==> flow/design.v <==
`timescale 1ns / 1ps
module decode_unit(clk,INS,instruction_type,r1,r2,rd);
input clk;
input [15:0] INS;
output reg [1:0] instruction_type;
output reg [15:0]	r1,r2;
output reg [2:0] rd;
reg [2:0] func3;
reg [3:0] opcode; 
reg [15:0] reg_bank [7:0];
initial begin
	reg_bank[3'b000] = 15'd1;
	reg_bank[3'b001] = 15'd2;
	reg_bank[3'b010] = 15'd3;
	reg_bank[3'b011] = 15'd4;
	reg_bank[3'b100] = 15'd5;
	reg_bank[3'b101] = 15'd6;
	reg_bank[3'b110] = 15'd7;
	reg_bank[3'b111] = 15'd8;
end
always@(posedge clk)
begin
	opcode <= INS[3:0];
	if (opcode == 4'b0001)
		r1 <= reg_bank[INS[12:10]];
	else
		r1 <= {12'b0,INS[12:10]};
	r2 <= reg_bank[INS[9:7]];
	rd <= INS[6:4];
	func3 <= INS[15:13];
	if (func3 == 3'b0)
		instruction_type <= 2'b0;
	else if(func3 == 3'b001)
		instruction_type <= 2'b01;
	else if(func3 == 3'b010) 
		instruction_type <= 2'b10;
	else if(func3 == 3'b011) 
		instruction_type <= 2'b11;
end
endmodule
# From RTL to reports: decode_unit
# Tool output for the design above, in the order of the flow.
# Lines are those of the file above, counted from 1.
# Operators: Yosys type, input widths -> output width; for muxes data width and select width s.
design:
  design: "decode_unit"
  clk_port: "clk"
  library: "sky130hd"
  lib_corner: "tt_025C_1v80"

# Elaborated design
# Source: Yosys, flattened and elaborated, memories not mapped. Widths are those after wreduce. Registers that Yosys merges into a memory's read port (data or address) are not register bits. Print and check cells do not count. Equal cells are merged and count once.
# Yosys's memory passes give these memory sizes; they may raise the number of words (mostly to a power of two), join words into wider ones and drop unused or constant bits.
classes:
  equal: 4
  n_mux: 4
  reduce_and_logical: 4
op_table:
  columns: ["operator", "count"]
  rows:
  - ["$eq 3x2->1 const B", 2]
  - ["$eq 4x1->1 const B", 1]
  - ["$mux 2", 2]
  - ["$eq 3x1->1 const B", 1]
  - ["$logic_not 3->1", 1]
  - ["$reduce_bool 3->1", 1]
  - ["$mux 3", 1]
  - ["$reduce_bool 2->1", 1]
  - ["$reduce_or 2->1", 1]
  - ["$mux 1", 1]
word_totals:
  reg_bits: 44
  mem_bits_ro: 32
  clocked_rd_ports_x_width: 4
  mem_count: 1
  input_bits: 17
  out_inout_bits: 37
  elab_cells: 21
mem_list:
  columns: ["memory", "words", "word_bits", "rd", "wr", "line_no", "text"]
  rows:
  - ["reg_bank", 8, 4, 2, 0, 10, "reg [15:0] reg_bank [7:0];"]

# Longest topological paths
# Longest topological path by Yosys (ltp), each cell counted once; first at word level (registers and memories cut), then after technology mapping (sequential cells cut; the memories' decode and read muxes count).
depth:
  depth_word: 4
  abc_area: 0
  ltp_mapped: 3
  depth_no_buf: 3

# Netlist
# The flow's flattened synthesis, as Yosys stat reports it; memories are mapped. The netlist is that of the ABC_AREA named above (0 if unset); the other value can give another one.
# The area totals of this step are shown rounded.
synth_totals:
  stdcells: 62
  yosys_area_um2: 748
  seq_area_um2: 400
  flip_flops: 20
  n_buf: 25
by_type:
  columns: ["type", "count", "area_total_um2"]
  rows:
  - ["sky130_fd_sc_hd__dfxtp_1", 20, 400.384]
  - ["sky130_fd_sc_hd__buf_4", 24, 180.173]
  - ["sky130_fd_sc_hd__ha_1", 4, 50.048]
  - ["sky130_fd_sc_hd__nor4b_4", 1, 23.773]
  - ["sky130_fd_sc_hd__mux2_2", 2, 22.522]
  - ["sky130_fd_sc_hd__mux2_4", 1, 15.014]
  - ["sky130_fd_sc_hd__a21oi_1", 2, 10.01]
  - ["sky130_fd_sc_hd__and4_2", 1, 10.01]
  - ["sky130_fd_sc_hd__xor2_1", 1, 8.758]
  - ["sky130_fd_sc_hd__a31oi_1", 1, 6.256]
  - ["sky130_fd_sc_hd__and3_1", 1, 6.256]
  - ["sky130_fd_sc_hd__clkbuf_1", 1, 3.754]
  - ["sky130_fd_sc_hd__conb_1", 1, 3.754]
  - ["sky130_fd_sc_hd__inv_1", 1, 3.754]
  - ["sky130_fd_sc_hd__nor2_1", 1, 3.754]

# Timing after synthesis
# Path of least setup slack by OpenSTA after synthesis, without wires, with an ideal clock, recovery checks aside; 20% of the period is set as input and as output delay. Where synthesis merged equal registers, the netlist keeps one of their names.
synth_timing:
  path_type: "reg-to-reg"
  start: "register opcode[1]"
  end: "register r1[1]"
  period_ns: 1.32
  setup_ns: 0.121
  launch_ns: 0.000
  t_arrival_ns: 0.995
  required_ns: 1.199
  path_slack_ns: 0.203
  path_delay_ns: 1.116
  driving_pins: 3
  path_buffers: 0
  synth_period_reached_ns: 1.117
# "path_delay_ns" is the arrival time less input delay plus setup time.
# "driving_pins": output pins that drive a net of the path, with the launching flip-flop's if there is one; two outputs of one cell count as two.
# "synth_period_reached_ns" = period - worst setup slack (recovery checks aside). The figure is calculated, with input and output delays left at 20% of the set period.
# Between the ends stands the longest chain of elaborated cells between them, by number of cells; it is not shown to be the way that was timed. Of several equally long chains one is given.
# Each line given opens the expression or statement behind the cell; cells for indexed reads and writes are added by Yosys, which also makes memories of some case tables.
synth_via:
  cell_sequence: "sky130_fd_sc_hd__dfxtp_1 sky130_fd_sc_hd__nor4b_4 sky130_fd_sc_hd__mux2_4"
  elab_chain_len: 2
  cone_cells: 2
  cone_lines: 1
  classes_between: "1 x eq/ne; 1 x mux"
synth_rtl:
  columns: ["element", "line_no", "text"]
  rows:
  - ["start: declaration", 9, "reg [3:0] opcode;"]
  - ["start: assignment", 23, "opcode <= INS[3:0];"]
  - ["$eq 4x1->1", 24, "if (opcode == 4'b0001)"]
  - ["$mux 3", 24, null]
  - ["end: assignment", 25, "r1 <= reg_bank[INS[12:10]];"]
  - ["end: assignment", 27, "r1 <= {12'b0,INS[12:10]};"]
  - ["end: declaration", 6, "output reg [15:0] r1,r2;"]

# Worst path after layout
# Path of least setup slack in the final report of flow run 2 (OpenROAD, finished layout, wires in). Where an end is a register, its clock arrival counts in the times.
layout_timing:
  path_type: "reg-to-reg"
  start: "register opcode[1]"
  end: "register r1[1]"
  period_ns: 1.22
  setup_ns: 0.10
  launch_ns: 0.30
  t_arrival_ns: 1.34
  required_ns: 1.41
  path_slack_ns: 0.07
  driving_pins: 3
  path_buffers: 0
# Between the ends stands the longest chain of elaborated cells between them, by number of cells; it is not shown to be the way that was timed. Of several equally long chains one is given.
layout_via:
  cell_sequence: "sky130_fd_sc_hd__dfxtp_1 sky130_fd_sc_hd__nor4b_4 sky130_fd_sc_hd__mux2_4"
  elab_chain_len: 2
  cone_cells: 2
  cone_lines: 1
  classes_between: "1 x eq/ne; 1 x mux"
layout_rtl:
  columns: ["element", "line_no", "text"]
  rows:
  - ["start: declaration", 9, "reg [3:0] opcode;"]
  - ["start: assignment", 23, "opcode <= INS[3:0];"]
  - ["$eq 4x1->1", 24, "if (opcode == 4'b0001)"]
  - ["$mux 3", 24, null]
  - ["end: assignment", 25, "r1 <= reg_bank[INS[12:10]];"]
  - ["end: assignment", 27, "r1 <= {12'b0,INS[12:10]};"]
  - ["end: declaration", 6, "output reg [15:0] r1,r2;"]

# decode_unit through Yosys and OpenROAD on sky130hd: 2 stored runs, unordered, with their settings and measured results. The constraints put input and output delay at 20% of the set period each and load the outputs with 0.01 pF.
# "period_less_ws_ns": clock period set for the run, less the worst setup slack. It is reckoned from that one timing run; input and output delays stay at 20% of the period that was set.
# "worst_setup_path_time_ns" = time allowed to the worst setup path (clock period - input delay - output delay, where it has them) - its slack; a late launch clock adds to it, a late capture clock takes from it.
# "power_total_mw" is the tool's figure for a default switching activity; nothing was simulated.
# The measured numbers are rounded.
runs:
  - name: "flow run 1"
    settings:
      period_ns: 1.1
      CORE_UTILIZATION: 62
      SETUP_SLACK_MARGIN: 0.14
      PLACE_DENSITY_LB_ADDON: 0.02
      CORE_MARGIN: 6
      TNS_END_PERCENT: 15
      CTS_CLUSTER_SIZE: 46
      MIN_ROUTING_LAYER: "met2"
      CAP_MARGIN: 20
      SLEW_MARGIN: 20
    outcome: "incomplete, clock tree synthesis halted on DPL-0038"
  - name: "flow run 2"
    settings:
      period_ns: 1.22
      CORE_UTILIZATION: 58
      CAP_MARGIN: 20
      CORE_MARGIN: 2
      SLEW_MARGIN: 20
    results:
      finalUtil_frac: 0.866
      power_total_mw: 1.26
      period_less_ws_ns: 1.152
      worst_hold_slack_ns: 0.371
      finalCellArea_um2: 1000
      fin_ws_ns: 0.068
      die_area_um2: 1590
      worst_setup_path_time_ns: 1.15
      critical_path_type: "reg-to-reg"
      post_synth_area_um2: 748
      final_setup_tns_ns: 0.000
